==> flow/design.v <==
`timescale 1ns/1ps
module controller(
		input wire clk,
		input wire hit_latched,
		input wire [2:0] mode,
		input wire read,
		input wire read_done,
		input wire write_done,
		input wire [5:0] addr,
		output reg cntr_src,
		output reg mem_src,
		output reg reg_src,
		output reg mem_read,
		output reg mem_write,
		output reg hit_reset
	);
	localparam ID = 5'b00000;
	localparam DT_A = 5'b00001;
	localparam DT_B = 5'b00010;
	localparam DT_C = 5'b00011;
	localparam DT_D = 5'b00100;
	localparam DT_E = 5'b00101;
	localparam DT_F = 5'b00110;
	localparam DT_G = 5'b01111;
	localparam DT_H = 5'b10011;
	localparam RE_A = 5'b00111;
	localparam RE_B = 5'b01000;
	localparam RE_C = 5'b01001;
	localparam RZ_A = 5'b01010;
	localparam RZ_B = 5'b01011;
	localparam RZ_C = 5'b01100;
	localparam RZ_D = 5'b01101;
	localparam RZ_E = 5'b01110;
	localparam RZ_F = 5'b10000;
	reg [4:0] state=ID;
	reg [4:0] next;
	initial begin
		mem_read=0;
		mem_write=0;
	end
	always@(posedge clk)begin
		state<=next;
	end
	always@* begin
		case(state)
			ID: begin
				if(mode==3'b001)
					next=DT_F;
				else if(mode==3'b010 && read)
					next=RE_B;
				else if(mode==3'b100 && read)					
					next=RZ_A;
				else
					next=ID;
				{cntr_src,   mem_src,    reg_src,    mem_read,   mem_write,  hit_reset}        = {1'b1, 1'b0, 1'b0, 1'b0, 1'b0,1'b0};
			end
			DT_A:begin
				{cntr_src,   mem_src,    reg_src,    mem_read,   mem_write,  hit_reset} =        {1'b1,  1'b1,  1'b0,  1'b0,  1'b0,  1'b0};
				if(mode == 3'b001)					
					if(hit_latched)
						next=DT_B;
					else if(addr==6'h3E)
						next=DT_H;
					else 
						next=DT_A;
				else 
					next=ID;								
				end
			DT_B: {cntr_src,   mem_src,    reg_src,    mem_read,   mem_write,  hit_reset, next} = {1'b0,  1'b1,  1'b1,  1'b0,  1'b0,  1'b0,   DT_C};
			DT_C: {cntr_src,   mem_src,    reg_src,    mem_read,   mem_write,  hit_reset, next} = {1'b0,  1'b1,  1'b1,  1'b1,  1'b0,  1'b0,   DT_D};
			DT_D: {cntr_src,   mem_src,    reg_src,    mem_read,   mem_write,  hit_reset, next} = {1'b0,  1'b1,  1'b1,  1'b0,  1'b0,  1'b0,   DT_E};
			DT_E: {cntr_src,   mem_src,    reg_src,    mem_read,   mem_write,  hit_reset, next} = {1'b0,  1'b1,  1'b1,  1'b0,  1'b1,  1'b0,   DT_F};
			DT_F: {cntr_src,   mem_src,    reg_src,    mem_read,   mem_write,  hit_reset, next} = {1'b0,  1'b1,  1'b1,  1'b0,  1'b0,  1'b1,   DT_G};
			DT_G: {cntr_src,   mem_src,    reg_src,    mem_read,   mem_write,  hit_reset, next} = {1'b1,  1'b0,  1'b0,  1'b0,  1'b0,  1'b0, hit_latched ? DT_B: DT_A};
			DT_H:begin
				{  cntr_src,   mem_src,    reg_src,    mem_read,   mem_write,  hit_reset} =       {1'b1,  1'b0,  1'b1,  1'b0,  1'b0,  1'b0};
				if(mode == 3'b001)					
					if(hit_latched)
						next=DT_B;
					else 
						next=DT_H;
				else 
					next=ID;								
				end
			RE_A:begin                                                                          
					{cntr_src,   mem_src,    reg_src,    mem_read,   mem_write,  hit_reset}     = {1'b1,  1'b1,  1'b0,  1'b0,  1'b0,  1'b0};
					if(mode==3'b010 && read)						
						next=RE_B;						
					else
						next=ID;				
					end
			RE_B: {cntr_src,   mem_src,    reg_src,    mem_read,   mem_write,  hit_reset, next} = {1'b1,  1'b1,  1'b1,  1'b0,  1'b0,  1'b0,   RE_C};
			RE_C: begin
				{cntr_src,   mem_src,    reg_src,    mem_read,   mem_write,  hit_reset        } = {1'b1,  1'b1,  1'b1,  1'b1,  1'b0,  1'b0};
				if(addr==6'h3F)
						next=RE_C;
					else
						next=RE_A;
				end
			RZ_A: {cntr_src,   mem_src,    reg_src,    mem_read,   mem_write,  hit_reset, next} = {1'b1,  1'b0,  1'b1,  1'b1,  1'b0,  1'b0,  RZ_B };
			RZ_B: {cntr_src,   mem_src,    reg_src,    mem_read,   mem_write,  hit_reset, next} = {1'b1,  1'b0,  1'b1,  1'b0,  1'b0,  1'b0,  RZ_C };
			RZ_C: {cntr_src,   mem_src,    reg_src,    mem_read,   mem_write,  hit_reset, next} = {1'b1,  1'b0,  1'b1,  1'b0,  1'b1,  1'b0,  RZ_D };
			RZ_D:begin
				{cntr_src,   mem_src,    reg_src,    mem_read,   mem_write,  hit_reset}         = {1'b1,  1'b0,  1'b1,  1'b0,  1'b0,  1'b0};
				if(mode==3'b100 && read)	
					if(addr==6'h3F)
						next=RZ_D;
					else
						next=RZ_E;
				else
					next=ID;
			end
			RZ_E: {cntr_src,   mem_src,    reg_src,    mem_read,   mem_write,  hit_reset, next} = {1'b1,  1'b1,  1'b0,  1'b0,  1'b0,  1'b0, RZ_F };
			RZ_F: {cntr_src,   mem_src,    reg_src,    mem_read,   mem_write,  hit_reset, next} = {1'b1,  1'b1,  1'b1,  1'b0,  1'b0,  1'b0, RZ_A };
			default: {cntr_src,   mem_src, reg_src,    mem_read,   mem_write,  hit_reset, next} = {1'b1,  1'b0,  1'b0,  1'b0,  1'b0,  1'b0, ID};			
		endcase
	end
endmodule
From RTL to reports: controller
The steps from the RTL of controller to its reports follow in flow order.
Line numbers count from 1 in the design file above.
Operators: Yosys type, input widths -> output width; for muxes data width and select width s.
Library cell names are shortened.
Not given: n/a
Set-up
  design top: controller
  clock input: clk
  standard-cell library: sky130hd
  corner: tt_025C_1v80

Elaborated design
Source: Yosys, flattened and elaborated, memories not mapped. Widths are those after wreduce; folded enables and synchronous resets count as part of the registers. Registers that Yosys merges into a memory's read port (data or address) are not register bits. Print and check cells do not count. Equal cells are merged and count once.
Bit counts
  output and inout port bits: 6
  register bits after elaboration: 5
Cells by class
  equal/unequal tests: 22
  reductions and logical operators: 7
  muxes and demuxes: 15
Operators with widths (count)
  $pmux 5 s18: 1
  $pmux 6 s10: 1
  $eq 5x4->1 const B: 8
  $mux 5: 6
  $eq 5x3->1 const B: 4
  $mux 4: 5
  $eq 6x6->1 const B: 2
  $eq 5x2->1 const B: 2
  $eq 5x5->1 const B: 2
  $reduce_or 3->1: 2
  $eq 5x1->1 const B: 1
  $logic_not 5->1: 1
  $reduce_or 2->1: 2
  $mux 2: 2
  $eq 3x1->1 const B: 1
  $eq 3x2->1 const B: 1
  $eq 3x3->1 const B: 1
  $logic_and 1x1->1: 2

Longest topological paths
Yosys ltp: most cells in a row. Word level: on the elaborated netlist, between registers, memories and ports. Mapped: between sequential cells and ports; inverters and the memories' decode and read muxes count.
Depth
  depth in word-level cells: 6
  ABC_AREA: 0
  depth in mapped cells: 6
  depth with buffers taken out: 4

Mapped cells and area
The flow's flattened synthesis, as Yosys stat reports it; memories are mapped. The netlist is that of the ABC_AREA named above (0 if unset); the other value can give another one.
The area totals of this step are shown rounded.
Mapped netlist
  buffer cells: 10
  synthesis area: 800 µm²
  mapped flip-flops: 5
  cells in the netlist: 102
Cell types (count)
  dfxtp_1: 5
  clkbuf_8: 4
  o21ai_0: 8
  nand4_1: 6
  a2111oi_2: 2
  mux2i_1: 3
  nor2_1: 7
  buf_4: 3
  nand2_1: 6
  nor4_4: 1
  and3_1: 3
  nand2b_1: 3
  nor2b_1: 3
  o22a_1: 2
  xnor2_1: 2
  o41ai_2: 1
  inv_1: 4
  nor4b_2: 1
Other cell types: 32; their cells: 38.

Worst setup path after synthesis
OpenSTA on the mapped netlist: ideal clock, no wires. The path of least setup slack (recovery checks aside). Input and output delay are each 20% of the period. Register names are those of the netlist, which keeps one name where synthesis merged equal registers.
Path post-synthesis
  path kind: reg-to-output
  start: register state[3]
  end: output port mem_read
  arrival: 1121 ps
  path delay: 1121 ps
  stages on the path: 5
  time at the first pin: 0 ps
  slack: 215 ps
  path buffers: 2
  clock period: 1670 ps
  synthesis period reached: 1455 ps
"path delay" is the arrival time less input delay plus setup time.
At an output port there is no setup time.
"stages on the path" counts driving pins, that of a launching flip-flop among them; a cell with two outputs on the path counts twice.
"synthesis period reached" is the clock period less the worst setup slack; recovery checks do not enter. This is arithmetic on one report: input and output delays are still those of the set period (20% each).
The rows between start and end are the longest chain of elaborated cells between them; the timing report does not say that the signal goes this way. Where chains are equally long, one stands for them.
A line is the first line of the expression or statement that the cell stems from. Yosys adds cells for indexed reads and writes and turns some case tables into memories.
On the way, post-synthesis
  cell sequence: dfxtp_1 -> clkbuf_8 -> buf_4 -> a21oi_1 -> a2111oi_2
  cells in the longest elaborated chain: 3
RTL lines, path post-synthesis
  start, declared: RTL line 35  | reg [4:0] state=ID;
  start, assigned: RTL line 42  | state<=next;
  $eq 5x5->1: RTL line 45  | case(state)
  $reduce_or 2->1
  $pmux 6 s10: RTL line 45
  end, declared: RTL line 13  | output reg mem_read,

Timing after layout
From the final timing report of flow run B: the path of least setup slack in the routed layout; clock arrival at registers is part of the times.
The path's times are printed in steps of 10 ps; the period is the one set.
Path after layout
  path kind: reg-to-output
  start: register state[1]
  end: output port mem_src
  slack: -90 ps
  path buffers: 2
  clock period: 1740 ps
  time at the first pin: 250 ps
  arrival: 1490 ps
  stages on the path: 6
The rows between start and end are the longest chain of elaborated cells between them; the timing report does not say that the signal goes this way. Where chains are equally long, one stands for them.
On the way, after layout
  cell sequence: dfxtp_4 -> buf_4 -> nor4_4 -> nand2_1 -> o21ai_0 -> dlygate4sd2_1
  cells in the longest elaborated chain: 3
RTL lines, path after layout
  start, declared: RTL line 35  | reg [4:0] state=ID;
  start, assigned: RTL line 42  | state<=next;
  $eq 5x5->1: RTL line 45  | case(state)
  $reduce_or 2->1
  $pmux 6 s10: RTL line 45
  end, declared: RTL line 11  | output reg mem_src,

Add stored flow runs of controller

2 stored runs of controller in the flow (synthesis by Yosys, layout by OpenROAD, sky130hd cells), in arbitrary order. Constraints: input delay and output delay 20% of the set period each, output load 0.01 pF.
By "achieved clock period" is meant the clock period of the run minus its worst setup slack. This is arithmetic on one report: input and output delays are still those of the set period (20% each).
"time used up by the worst setup path" = time allowed to the worst setup path (clock period - input delay - output delay, where it has them) - its slack; a late launch clock adds to it, a late capture clock takes from it.
"total design power" rests on the timing tool's default activity at the inputs, not on a simulated workload.
"time used up by the worst setup path" is known to 10 ps.
Measured values are rounded.

==> flow run A: settings <==
{ "period_ns": 1.2, "CORE_UTILIZATION": 62, "SETUP_SLACK_MARGIN": 0.03, "PLACE_DENSITY_LB_ADDON": 0.09, "CORE_MARGIN": 3, "CELL_PAD_IN_SITES_GLOBAL_PLACEMENT": 3, "CELL_PAD_IN_SITES_DETAIL_PLACEMENT": 0, "TNS_END_PERCENT": 85, "GPL_TIMING_DRIVEN": 1, "CTS_CLUSTER_DIAMETER": 140, "SLEW_MARGIN": 5, "CAP_MARGIN": 20 }
==> flow run A: results <==
unfinished; error FLW-0024 in placement

==> flow run B: settings <==
{ "period_ns": 1.74, "SETUP_SLACK_MARGIN": -0.17, "CAP_MARGIN": 20, "CORE_MARGIN": 2, "CORE_UTILIZATION": 40, "SLEW_MARGIN": 20 }
==> flow run B: results <==
mapped cell area after synthesis: 800 µm²
full die area: 2400 µm²
standard-cell area after layout: 1200 µm²
utilization after layout: 62%
setup slack of the worst path: -93 ps
setup total negative slack: -130 ps
final worst hold slack: 680 ps
total design power: 1900 uW
achieved clock period: 1833 ps
time used up by the worst setup path: 1490 ps
worst path kind: reg-to-output
